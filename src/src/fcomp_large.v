==> flow/design.v <==
module fpu_comp_large(
    input aclk,
    input [15:0] s_axis_a_tdata,                
    input [15:0] s_axis_b_tdata,                
    input s_axis_a_tvalid,
    input s_axis_b_tvalid,
    output [7:0] m_axis_result_tdata,               
    output reg m_axis_result_tvalid
    );
    wire opa_s;
    wire opb_s;
    wire [4:0] opa_e;
    wire [4:0] opb_e;
    wire [4:0] opa_e_s;
    wire [4:0] opb_e_s;
    wire [10:0] opa_m;
    wire [10:0] opb_m;
    wire [15:0] opa_0;
    wire [15:0] opb_0;
    reg [15:0] opa_1;
    reg [15:0] opb_1;
    wire is_valid_ain_0, is_valid_bin_0;
    reg is_valid_ain_1, is_valid_bin_1;
    reg is_ready_out;
    reg [1:0] error_num;
    assign opa_s = s_axis_a_tdata[15];
    assign opb_s = s_axis_b_tdata[15];
    assign opa_e = s_axis_a_tdata[14:10];
    assign opb_e = s_axis_b_tdata[14:10];
    assign opa_m = s_axis_a_tdata[9:0];
    assign opb_m = s_axis_b_tdata[9:0];
    assign opa_0 = s_axis_a_tdata;
    assign opb_0 = s_axis_b_tdata;
    assign is_valid_ain_0 = s_axis_a_tvalid;
    assign is_valid_bin_0 = s_axis_b_tvalid;
    wire a_e_b = ~(| (s_axis_a_tdata ^ s_axis_b_tdata));
    wire s_a_g_b = (~opa_s) & opb_s;
    wire s_a_e_b = ~(opa_s ^ opb_s);
    wire e_a_g_b = (opa_e > opb_e);
    wire e_a_l_b = (opa_e < opb_e);
    wire e_a_e_b = (opa_e == opb_e);
    wire m_a_g_b = (opa_m > opb_m);
    wire m_a_l_b = (opa_m < opb_m);
    reg con1;
    reg con2;
    reg con3;
    reg con4;
    reg con5;
    reg con6;
    always@(posedge aclk)begin
        con1 <= a_e_b;
        con2 <= ~a_e_b & s_a_g_b;
        con3 <= ~a_e_b & s_a_e_b & (~opa_s) & e_a_g_b;
        con4 <= ~a_e_b & s_a_e_b & (~opa_s) & e_a_e_b & m_a_g_b;
        con5 <= ~a_e_b & s_a_e_b & opa_s & e_a_l_b;
        con6 <= ~a_e_b & s_a_e_b & opa_s & e_a_e_b & m_a_l_b;     
        opa_1 <= opa_0;
        opb_1 <= opb_0;   
        is_valid_ain_1 <= is_valid_ain_0;
        is_valid_bin_1 <= is_valid_bin_0;
    end
    assign m_axis_result_tdata = (con1 | con2 | con3 | con4 | con5 | con6) ? 8'b00000001 : 8'b00000000;
    always@(m_axis_result_tdata)begin
        m_axis_result_tvalid = is_valid_ain_1 & is_valid_bin_1;
        is_ready_out = m_axis_result_tvalid;
    end
endmodule
Tool chain data of fpu_comp_large
The steps from the RTL of fpu_comp_large to its reports follow in flow order.
Line numbers count from 1 in the design file above.
Operators: Yosys type, input widths -> output width; for muxes data width and select width s.
Cell names lack the library's common part.
A cell with n/a has no value.
Set-up
  top: fpu_comp_large
  clock input: aclk
  library: sky130hd
  corner: tt_025C_1v80

Elaborated design
Source: Yosys, flattened and elaborated, memories not mapped. Widths are those after wreduce; folded enables and synchronous resets count as part of the registers. Registers that Yosys merges into a memory's read port (data or address) are not register bits. Print and check cells do not count. Equal cells are merged and count once.
Bit counts
  register bits after elaboration: 8
  input port bits: 35
  output and inout bits: 9
Cells by class
  order comparisons: 4
  eq/ne operators: 1
  muxes and demuxes: 1
  bitwise operators: 22
  reductions and logical operators: 1
Operators by type and width (count)
  $xor 16x16->16: 1
  $reduce_or 16->1: 1
  $and 1x1->1: 12
  $gt 10x10->1: 1
  $lt 10x10->1: 1
  $or 1x1->1: 5
  $gt 5x5->1: 1
  $lt 5x5->1: 1
  $eq 5x5->1: 1
  $not 1->1: 3
  $xor 1x1->1: 1
  $mux 1: 1

Depth
Yosys ltp: most cells in a row. Word level: on the elaborated netlist, between registers, memories and ports. Mapped: between sequential cells and ports; inverters and the memories' decode and read muxes count.
Depth
  word-level depth: 6
  ABC_AREA: 0
  gate-level depth with buffers: 6
  depth with buffers taken out: 6

After synthesis
The flow's flattened synthesis, as Yosys stat reports it; memories are mapped. The netlist is that of the ABC_AREA named above (0 if unset); the other value can give another one.
The area totals of this step are shown rounded.
Cells by type (count)
  ha_1: 16
  dfxtp_1: 8
  inv_1: 18
  buf_4: 7
  a21oi_1: 4
  nand4_1: 3
  a2111oi_2: 1
  nand2_1: 4
  nor4b_2: 1
  a211oi_2: 1
  nor2b_1: 2
  nor4_1: 2
  nand3_1: 2
  nor4bb_1: 1
  a211oi_1: 1
  and2b_1: 1
  nor2_1: 2
  o211ai_1: 1
Other cell types: 8; their cells: 8.
Mapped netlist
  cell count: 83
  synthesis area: 696.9 µm²
  sequential area: 160.2 µm²
  flip-flops: 8
  buffers: 7

Worst setup path after synthesis
Source: OpenSTA report_checks on the synthesized netlist (no wires, ideal clock, input and output delay 20% of the period each), path of least setup slack; recovery checks are left aside. Register names are those of the netlist, which keeps one name where synthesis merged equal registers.
Path post-synthesis
  path kind: input -> register
  start: input port s_axis_b_tdata[7]
  end: register con6
  period: 2250 ps
  setup time: 87 ps
  time at the first pin: 450 ps
  arrival time: 1592 ps
  data required time: 2163 ps
  slack: 571 ps
  path delay: 1229 ps
  driving pins on the path: 6
  buffers on the path: 0
  synthesis period reached: 1679 ps
"path delay" is the arrival time less input delay plus setup time.
"driving pins on the path" counts driving pins, that of a launching flip-flop among them; a cell with two outputs on the path counts twice.
"synthesis period reached" is the clock period less the worst setup slack; recovery checks do not enter. This is arithmetic on one report: input and output delays are still those of the set period (20% each).
The rows between start and end are the longest chain of elaborated cells between them; the timing report does not say that the signal goes this way. Where chains are equally long, one stands for them.
Each line given opens the expression or statement behind the cell; cells for indexed reads and writes are added by Yosys, which also makes memories of some case tables.
Between the ends, post-synthesis
  cells stage by stage: inv_1 ha_1 a211oi_2 nor2_1 a2111oi_2 nor4b_2
  cells in the longest elaborated chain: 6
  elaborated cells between the ends (all ways): 7
RTL lines, path post-synthesis
  from (decl): RTL line 4  | input [15:0] s_axis_b_tdata,
  $xor 16x16->16: RTL line 36  | wire a_e_b = ~(| (s_axis_a_tdata ^ s_axis_b_tdata));
  $reduce_or 16->1: RTL line 36
  $and 1x1->1 (4 in a row): RTL line 56  | con6 <= ~a_e_b & s_a_e_b & opa_s & e_a_e_b & m_a_l_b;
  to (assign): RTL line 56
  to (decl): RTL line 49  | reg con6;

Worst path after layout
Path of least setup slack in the final report of entry B (OpenROAD, finished layout, wires in). Where an end is a register, its clock arrival counts in the times.
The path's times are printed in steps of 10 ps; the period is the one set.
Path post-layout
  path kind: input -> register
  start: input port s_axis_b_tdata[9]
  end: register con6
  period: 1180 ps
  setup time: 100 ps
  time at the first pin: 240 ps
  arrival time: 1490 ps
  data required time: 1300 ps
  slack: -190 ps
  driving pins on the path: 8
  buffers on the path: 2
The rows between start and end are the longest chain of elaborated cells between them; the timing report does not say that the signal goes this way. Where chains are equally long, one stands for them.
Between the ends, post-layout
  cells stage by stage: buf_6 inv_2 ha_4 nand4_1 buf_6 inv_4 a2111oi_4 nor4b_2
  cells in the longest elaborated chain: 6
  elaborated cells between the ends (all ways): 7
RTL lines, path post-layout
  from (decl): RTL line 4  | input [15:0] s_axis_b_tdata,
  $xor 16x16->16: RTL line 36  | wire a_e_b = ~(| (s_axis_a_tdata ^ s_axis_b_tdata));
  $reduce_or 16->1: RTL line 36
  $and 1x1->1 (4 in a row): RTL line 56  | con6 <= ~a_e_b & s_a_e_b & opa_s & e_a_e_b & m_a_l_b;
  to (assign): RTL line 56
  to (decl): RTL line 49  | reg con6;

FLOW RESULTS
============

Measured data: module fpu_comp_large, platform sky130hd, 2 stored runs of the flow under differing settings, order arbitrary. Input and output delays are each 20% of the period that was set; the output load is 0.01 pF.
"clock period reached" = clock period - worst setup slack. The figure is calculated, with input and output delays left at 20% of the set period.
By "critical setup path time" is meant the share of the clock period that the worst setup path is allowed (20% is reserved at inputs, 20% at outputs), minus its slack. Clock arrival times at its registers enter into it.
"total power of the final layout" rests on the timing tool's default activity at the inputs, not on a simulated workload.
"critical setup path time" is given in steps of 10 ps.
Values from the reports are rounded here.

==> entry A: settings <==
{ "period_ns": 1.01, "CORE_UTILIZATION": 50, "SETUP_SLACK_MARGIN": 0.21, "PLACE_DENSITY_LB_ADDON": 0.06, "CORE_MARGIN": 7, "CELL_PAD_IN_SITES_DETAIL_PLACEMENT": 2, "ABC_AREA": 0, "GPL_ROUTABILITY_DRIVEN": 1, "CTS_CLUSTER_DIAMETER": 330, "CAP_MARGIN": 15, "MAX_ROUTING_LAYER": "met5", "SLEW_MARGIN": 20 }
==> entry A: results <==
stopped before the end: placement reported DPL-0033

==> entry B: settings <==
{ "period_ns": 1.18, "CORE_UTILIZATION": 19, "PLACE_DENSITY_LB_ADDON": 0.08, "CORE_ASPECT_RATIO": 0.59, "CELL_PAD_IN_SITES_GLOBAL_PLACEMENT": 1, "CELL_PAD_IN_SITES_DETAIL_PLACEMENT": 2, "ABC_AREA": 0, "GPL_TIMING_DRIVEN": 0, "GPL_ROUTABILITY_DRIVEN": 1, "CAP_MARGIN": 15, "MIN_ROUTING_LAYER": "met1", "CORE_MARGIN": 2, "SLEW_MARGIN": 20 }
==> entry B: results <==
smallest setup slack: -192 ps
netlist area reported by Yosys: 696.9 µm²
critical setup path time: 1140 ps
critical path kind: input -> register
total power of the final layout: 1.081 mW
utilization of the finished layout: 45.3%
standard-cell area after layout: 1540 µm²
area of the die: 4185 µm²
summed negative setup slack: -453 ps
clock period reached: 1372 ps
worst hold slack: 255 ps
